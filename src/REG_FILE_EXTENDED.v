==> flow/design.v <==
`timescale 1ns / 1ps
module REG_FILE_EXTENDED #(parameter ADDR_WIDTH=8, DATA_WIDTH=2)
( 
input wire clk,
input wire wr_en,
input wire [ADDR_WIDTH-1:0] w_addr, r_addr,
input wire [DATA_WIDTH-1:0] w_data,
output wire [DATA_WIDTH-1:0] r_data
);
reg[DATA_WIDTH-1:0] array_reg[0:2**ADDR_WIDTH-1];
always @(posedge clk)
    begin
        if(wr_en)
            array_reg[w_addr] <= w_data;
    end
assign r_data = array_reg[r_addr];
endmodule
======== Reports on REG_FILE_EXTENDED ========
Tool output for the design above, in the order of the flow.
Line numbers count from 1 in the design file above.
Operators: Yosys type, input widths -> output width; for muxes data width and select width s.
Library cell names are shortened.
A cell with -- has no value.
inputs
  top module .............................. REG_FILE_EXTENDED
  clock input ............................. clk
  library ................................. sky130hd
  corner .................................. tt_025C_1v80

======== Word-level counts ========
Source: Yosys, flattened and elaborated, memories not mapped. Widths are those after wreduce; folded enables and synchronous resets count as part of the registers. Registers that Yosys merges into a memory's read port (data or address) are not register bits. Print and check cells do not count. Equal cells are merged and count once.
Memory sizes are those after Yosys's memory passes, which may raise the word count (mostly to a power of two), join words into wider ones and drop unused or constant bits.
word-level totals
  register bits ........................... 0
  bits in writable memories ............... 512
  memories ................................ 1
  output and inout bits ................... 2
cells by class
  mux-type cells .......................... 3
memories
  memory     words  width  read ports  wr ports  line  text
  array_reg  256    2      1           1         10    reg[DATA_WIDTH-1:0] array_reg[0:2**ADDR_WIDTH-1];
operators with widths
  kind    count
  $mux 8  1
  $mux 2  1
  $mux 1  1

======== Logic depth ========
Yosys ltp: most cells in a row. Word level: on the elaborated netlist, between registers, memories and ports. Mapped: between sequential cells and ports; inverters and the memories' decode and read muxes count.
logic depth
  depth in word-level cells ............... 1
  ABC_AREA ................................ 0
  depth in mapped cells ................... 11
  mapped depth without buffers ............ 6

======== Netlist ========
The flow's flattened synthesis, as Yosys stat reports it; memories are mapped. The netlist is that of the ABC_AREA named above (0 if unset); the other value can give another one.
cells by type
  cell       count
  edfxtp_1   512
  mux4_2     82
  nor2_1     268
  mux2i_1    61
  mux4_1     20
  clkbuf_1   53
  buf_12     8
  o221ai_1   16
  nand3_1    27
  buf_6      10
  nand2_1    29
  mux2_2     8
  a211oi_1   10
  a22o_1     8
  nor2b_1    11
  a221oi_1   7
  nand4_1    9
  a2111oi_0  6
Not listed: further types 32, cells in them 95.
mapped netlist
  cell count .............................. 1,240
  synthesis area .......................... 0.0213417 mm²
  sequential area ......................... 0.0153747 mm²
  flip-flop cells ......................... 512

======== Worst setup path after synthesis ========
Path of least setup slack by OpenSTA after synthesis, without wires, with an ideal clock, recovery checks aside; 20% of the period is set as input and as output delay. Where synthesis merged equal registers, the netlist keeps one of their names.
path post-synthesis
  kind .................................... input -> output
  start point ............................. input port r_addr[0]
  end point ............................... output port r_data[0]
  period .................................. 5.95 ns
  external input delay .................... 1.190 ns
  external output delay ................... 1.190 ns
  time at the first pin ................... 1.190 ns
  data arrival time ....................... 2.857 ns
  slack ................................... 1.903 ns
  path delay .............................. 1.667 ns
  stages .................................. 8
  synthesis period reached ................ 4.047 ns
"path delay" is the arrival time less input delay plus setup time.
At an output port there is no setup time.
"stages": output pins that drive a net of the path, with the launching flip-flop's if there is one; two outputs of one cell count as two.
"synthesis period reached" = period - worst setup slack (recovery checks aside). The figure is calculated, with input and output delays left at 20% of the set period.
The rows between start and end are the longest chain of elaborated cells between them; the timing report does not say that the signal goes this way. Where chains are equally long, one stands for them.
Each line given opens the expression or statement behind the cell; cells for indexed reads and writes are added by Yosys, which also makes memories of some case tables.
A memory read counts as a cell of the chain, while the word-level depth stops at memories.
between the ends, post-synthesis
  path through ............................ buf_6 > buf_4 > buf_4 > mux4_2 > a22oi_1 > nand3_1 > a32oi_1 > a211oi_2
  length of the longest elaborated chain .. 1
  elaborated cells between the ends (all ways) .. 1
  source lines of those cells ............. 1
RTL lines, path post-synthesis
  element          line  text
  start, declared  6     input wire [ADDR_WIDTH-1:0] w_addr, r_addr,
  $mem_v2 256x2    10    reg[DATA_WIDTH-1:0] array_reg[0:2**ADDR_WIDTH-1];
  end, declared    8     output wire [DATA_WIDTH-1:0] r_data

======== Path in the finished layout ========
Path of least setup slack in the final report of job 1 (OpenROAD, finished layout, wires in). Where an end is a register, its clock arrival counts in the times.
path after layout
  kind .................................... input -> output
  start point ............................. input port r_addr[0]
  end point ............................... output port r_data[0]
  period .................................. 3.91 ns
  external input delay .................... 0.78 ns
  external output delay ................... 0.78 ns
  time at the first pin ................... 0.78 ns
  data arrival time ....................... 2.98 ns
  slack ................................... 0.15 ns
  stages .................................. 13
The rows between start and end are the longest chain of elaborated cells between them; the timing report does not say that the signal goes this way. Where chains are equally long, one stands for them.
A memory read counts as a cell of the chain, while the word-level depth stops at memories.
between the ends, after layout
  path through ............................ buf_16 > buf_16 > buf_12 > buf_16 > buf_12 > buf_6 > mux2i_2 > o221ai_2 > o21ai_1 > a22oi_2 > o22ai_2 > a211oi_2 > buf_2
  length of the longest elaborated chain .. 1
  elaborated cells between the ends (all ways) .. 1
  source lines of those cells ............. 1
RTL lines, path after layout
  element          line  text
  start, declared  6     input wire [ADDR_WIDTH-1:0] w_addr, r_addr,
  $mem_v2 256x2    10    reg[DATA_WIDTH-1:0] array_reg[0:2**ADDR_WIDTH-1];
  end, declared    8     output wire [DATA_WIDTH-1:0] r_data

FLOW RESULTS
============

2 stored runs of REG_FILE_EXTENDED in the flow (synthesis by Yosys, layout by OpenROAD, sky130hd cells), in arbitrary order. Constraints: input delay and output delay 20% of the set period each, output load 0.01 pF.
By "critical setup path time" is meant the share of the clock period that the worst setup path is allowed (20% is reserved at inputs, 20% at outputs), minus its slack. Clock arrival times at its registers enter into it.
"overall power": no workload was simulated; the value follows from the tool's default switching activity.

---- job 1 ----
settings
  period_ns = 3.91
  CORE_UTILIZATION = 58
  SETUP_SLACK_MARGIN = 0.88
  PLACE_DENSITY = 0.58
  CELL_PAD_IN_SITES_GLOBAL_PLACEMENT = 2
  GPL_TIMING_DRIVEN = 0
  GPL_ROUTABILITY_DRIVEN = 0
  MIN_ROUTING_LAYER = met1
  CAP_MARGIN = 20
  CORE_MARGIN = 2
  SLEW_MARGIN = 20
results
  area of the die ......................... 0.0383474 mm²
  lowest setup slack ...................... 0.150 ns
  netlist area reported by Yosys .......... 0.0213417 mm²
  critical setup path time ................ 2.20 ns
  worst setup path kind ................... input -> output
  standard-cell area after routing ........ 0.0247162 mm²
  overall power ........................... 11,559 µW
  post-route worst hold slack ............. 0.587 ns
  utilization after layout ................ 67.8%

---- job 2 ----
settings
  period_ns = 2.99
  CORE_UTILIZATION = 23
  PLACE_DENSITY_LB_ADDON = 0.03
  CELL_PAD_IN_SITES_GLOBAL_PLACEMENT = 2
  TNS_END_PERCENT = 75
  ABC_AREA = 0
  GPL_TIMING_DRIVEN = 0
  SLEW_MARGIN = 0
  MIN_ROUTING_LAYER = met2
  CAP_MARGIN = 20
  CORE_MARGIN = 2
results
  area of the die ......................... 0.0952432 mm²
  lowest setup slack ...................... -0.495 ns
  netlist area reported by Yosys .......... 0.0213417 mm²
  critical setup path time ................ 2.29 ns
  worst setup path kind ................... input -> output
  standard-cell area after routing ........ 0.0264404 mm²
  overall power ........................... 16,475 µW
  post-route worst hold slack ............. 0.342 ns
  utilization after layout ................ 28.8%
