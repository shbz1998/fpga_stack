==> flow/design.v <==
`timescale 1ns / 1ps
module STACK_CTRL
  #(
   parameter ADDR_WIDTH=4,
   parameter BUFFER_SIZE = 16   
  )
  (
   input  wire clk, reset,
   input  wire pop, push,
   output wire empty, full,
   output wire [ADDR_WIDTH-1:0] w_addr,
   output wire [ADDR_WIDTH-1:0] r_addr,
   output wire [ADDR_WIDTH-1:0] data_count, 
   output wire  ALMOST_FULL, ALMOST_EMPTY
  );
  reg [ADDR_WIDTH-1:0] w_ptr_logic, w_ptr_next, w_ptr_succ;
  reg [ADDR_WIDTH-1:0] r_ptr_logic, r_ptr_next, r_ptr_succ;
  reg full_logic, empty_logic, full_next, empty_next;
  reg ALMOST_FULL_ff_nxt, ALMOST_EMPTY_ff_nxt;
  reg ALMOST_FULL_ff, ALMOST_EMPTY_ff;
  reg [ADDR_WIDTH : 0]		DATA_REG, DATA_NEXT;
  reg DATA_ADD, DATA_SUB;
localparam  ALMOST_FULL_FLAG=BUFFER_SIZE*3/4, ALMOST_EMPTY_FLAG=BUFFER_SIZE*1/4;
 always @(posedge clk, posedge reset)
     if (reset)
        begin
           w_ptr_logic <= 0;
           r_ptr_logic <= 0;
           full_logic <= 1'b0;
           empty_logic <= 1'b1;
           ALMOST_FULL_ff <= 1'b0;
           ALMOST_EMPTY_ff <= 1'b1;
           DATA_REG <= 0;
        end
     else
        begin
           w_ptr_logic <= w_ptr_next;
           r_ptr_logic <= r_ptr_next;
           full_logic <= full_next;
           empty_logic <= empty_next;
           ALMOST_FULL_ff <= ALMOST_FULL_ff_nxt;
           ALMOST_EMPTY_ff <= ALMOST_EMPTY_ff_nxt;
           DATA_REG <= DATA_NEXT;
        end
always @ ( ALMOST_EMPTY_ff, ALMOST_FULL_ff, DATA_REG)
	   begin
			ALMOST_EMPTY_ff_nxt = ALMOST_EMPTY_ff;
			ALMOST_FULL_ff_nxt = ALMOST_FULL_ff;						
			if(DATA_REG == ALMOST_EMPTY_FLAG)
				ALMOST_EMPTY_ff_nxt = 1'b 1;
			else
				ALMOST_EMPTY_ff_nxt = 1'b 0;
			if(DATA_REG == ALMOST_FULL_FLAG)
				ALMOST_FULL_ff_nxt = 1'b 1;
			else
				ALMOST_FULL_ff_nxt = 1'b 0;			
		end
always@*
  begin
     w_ptr_succ = w_ptr_logic + 1;
     r_ptr_succ = r_ptr_logic - 1;
     w_ptr_next = w_ptr_logic;
     r_ptr_next = r_ptr_logic;
     full_next = full_logic;
     empty_next = empty_logic;
     DATA_ADD = 1'b0;
     DATA_SUB = 1'b0;
     case ({push, pop})
        2'b01:  
           if (~empty_logic)  
              begin
                if(DATA_REG > 0 )
                    DATA_SUB = 1'b1;
                 else
                    DATA_SUB = 1'b0;
                 r_ptr_next = r_ptr_succ;
                 full_next = 1'b0;
                 if (r_ptr_succ==w_ptr_logic)
                    empty_next = 1'b1;
              end
        2'b10:  
           if (~full_logic)  
              begin
                 DATA_ADD = 1'b1;
                 w_ptr_next = w_ptr_succ;
                 empty_next = 1'b0;
                 if (w_ptr_succ==r_ptr_logic)
                    full_next = 1'b1;
              end
        2'b11:  
           begin
              w_ptr_next = w_ptr_succ;
              r_ptr_next = r_ptr_succ;
           end
        default: ;   
     endcase
  end
 always @ ( DATA_SUB, DATA_ADD, DATA_REG)
		begin	
			case( {DATA_SUB , DATA_ADD} )
				2'b 01 :
						DATA_NEXT = DATA_REG + 1;
				2'b 10 :
						DATA_NEXT = DATA_REG - 1;
				default :
						DATA_NEXT = DATA_REG;
			endcase 	
end	
  assign w_addr = w_ptr_logic;
  assign r_addr = r_ptr_logic;
  assign full = full_logic;
  assign empty = empty_logic;
  assign ALMOST_EMPTY = ALMOST_EMPTY_ff; 
  assign ALMOST_FULL = ALMOST_FULL_ff;
  assign data_count = DATA_REG;
endmodule
# From RTL to reports: STACK_CTRL
# Tool output for the design above, in the order of the flow.
# Line numbers count from 1 in the design file above.
# Library cell names are shortened.
# A cell with - has no value.
# design
top	STACK_CTRL
clk_port	clk
cell_library	sky130hd
pvt_corner	tt_025C_1v80

# Word level
# Source: Yosys, flattened and elaborated, memories not mapped. Widths are those after wreduce. Registers that Yosys merges into a memory's read port (data or address) are not register bits. Print and check cells do not count. Equal cells are merged and count once.
# word_totals
register_bits	17
latchBits	0
ramBits	0
rom_bits	0
clocked_rd_ports_x_width	0
memories	0
input_bits	4
out_inout_bits	16
# classes
n_addsub	4
n_mul	0
div_mod_pow	0
n_cmp	1
eq_ne	11
shifts	0
muxes	20
bitwise	0
reduce_logical	8
# op_table
cell	n
4-bit parallel mux with 2-bit select	2
1-bit two-way mux	13
5-bit parallel mux with 2-bit select	1
2-bit AND reduction	4
2-bit nonzero test	4
4-bit == test	2
4-bit two-way mux	2
2-bit == test with constant B	3
5-bit by 1-bit adder with 5-bit output with constant B	1
5-bit by 1-bit subtractor with 5-bit output with constant B	1
5-bit by 1-bit > comparator with 1-bit output with constant B	1
5-bit by 3-bit == test with 1-bit output with constant B	1
5-bit by 4-bit == test with 1-bit output with constant B	1
2-bit by 1-bit == test with 1-bit output with constant B	2
2-bit inequality test with constant B	2
4-bit by 1-bit adder with 4-bit output with constant B	1
4-bit by 1-bit subtractor with 4-bit output with constant B	1
1-bit parallel mux with 2-bit select	2

# Depth
# Longest topological path by Yosys (ltp), each cell counted once; first at word level (registers and memories cut), then after technology mapping (sequential cells cut; the memories' decode and read muxes count).
# logic_depth
ltp_word	6
abc_area	0
ltp_mapped	11
mapped_depth_nobuf	10

# After synthesis
# Source: synth_stat.txt of the flow (Yosys; design flattened, memories mapped). It holds for the ABC_AREA given above (unset counts as 0); a run with the other value may have another netlist.
# Totals and module areas in this step are rounded.
# types
cell_type	n
dfrtp_1	15
xor2_1	13
ha_1	5
xnor2_1	7
dfstp_2	2
buf_4	4
inv_1	8
buf_6	2
mux2_2	2
nor2_1	6
a21oi_1	4
a32o_1	2
o21ai_0	4
xor2_2	1
nand3_1	3
nor3_1	3
nor2b_1	2
nand2_1	3
# Not listed: further types 12, cells in them 13.
# synth_totals
cells	99
yosys_area_um2	1010
seq_area_um2	428
flip_flops	17
buf_cells	7

# Timing after synthesis
# Source: OpenSTA report_checks on the synthesized netlist (no wires, ideal clock, input and output delay 20% of the period each), path of least setup slack; recovery checks are left aside. Register names are those of the netlist, which keeps one name where synthesis merged equal registers.
# synth_timing
path_kind	input-to-reg
from	input pop
to	register DATA_REG[4]
clock_period_ns	4.17
input_delay_ns	0.834
setup_ns	0.079
launch_ns	0.834
t_arrival_ns	2.573
slack_ns	1.518
delay_ns	1.818
driving_pins	11
path_buffers	1
synth_period_reached_ns	2.652
# "delay_ns" is the arrival time less input delay plus setup time.
# "driving_pins": output pins that drive a net of the path, with the launching flip-flop's if there is one; two outputs of one cell count as two.
# "synth_period_reached_ns" = period - worst setup slack (recovery checks aside). The figure is calculated, with input and output delays left at 20% of the set period.
# Between the ends stands the longest chain of elaborated cells between them, by number of cells; it is not shown to be the way that was timed. Of several equally long chains one is given.
# Each line given opens the expression or statement behind the cell; cells for indexed reads and writes are added by Yosys, which also makes memories of some case tables.
# synth_between
cell_sequence	inv_1 or3_1 a21oi_1 ha_1 buf_2 xor2_1 ha_1 and3b_1 o21ai_0 a31oi_1 xor2_1
elab_chain_cells	4
# synth_lines
item	line_no	text
start, declared	9	input  wire pop, push,
2-bit == test	68	case ({push, pop})
1-bit two-way mux	68
2-bit == test	100	case( {DATA_SUB , DATA_ADD} )
5-bit parallel mux with 2-bit select	100
end, assigned	33	DATA_REG <= 0;
end, assigned	43	DATA_REG <= DATA_NEXT;
end, declared	21	reg [ADDR_WIDTH : 0] DATA_REG, DATA_NEXT;

# Settings of 2 stored flow runs for module STACK_CTRL (sky130hd), not sorted in any way. The constraints put input and output delay at 20% of the set period each and load the outputs with 0.01 pF.
# Settings: -- = not set for that run.
run name	period_ns	CORE_UTILIZATION	SETUP_SLACK_MARGIN	PLACE_DENSITY	CELL_PAD_IN_SITES_GLOBAL_PLACEMENT	TNS_END_PERCENT	GPL_ROUTABILITY_DRIVEN	CTS_CLUSTER_SIZE	CTS_CLUSTER_DIAMETER	CAP_MARGIN	CORE_MARGIN	SLEW_MARGIN	ABC_AREA	MAX_ROUTING_LAYER
record 1	3.35	58	0.03	0.65	3	70	0	45	189	20	2	20	--	--
record 2	1.75	72	0.23	0.93	--	--	--	--	--	20	2	20	1	met5
# Record 1: no results, placement failed with GPL-0301
# Record 2: no results, placement failed with DPL-0033
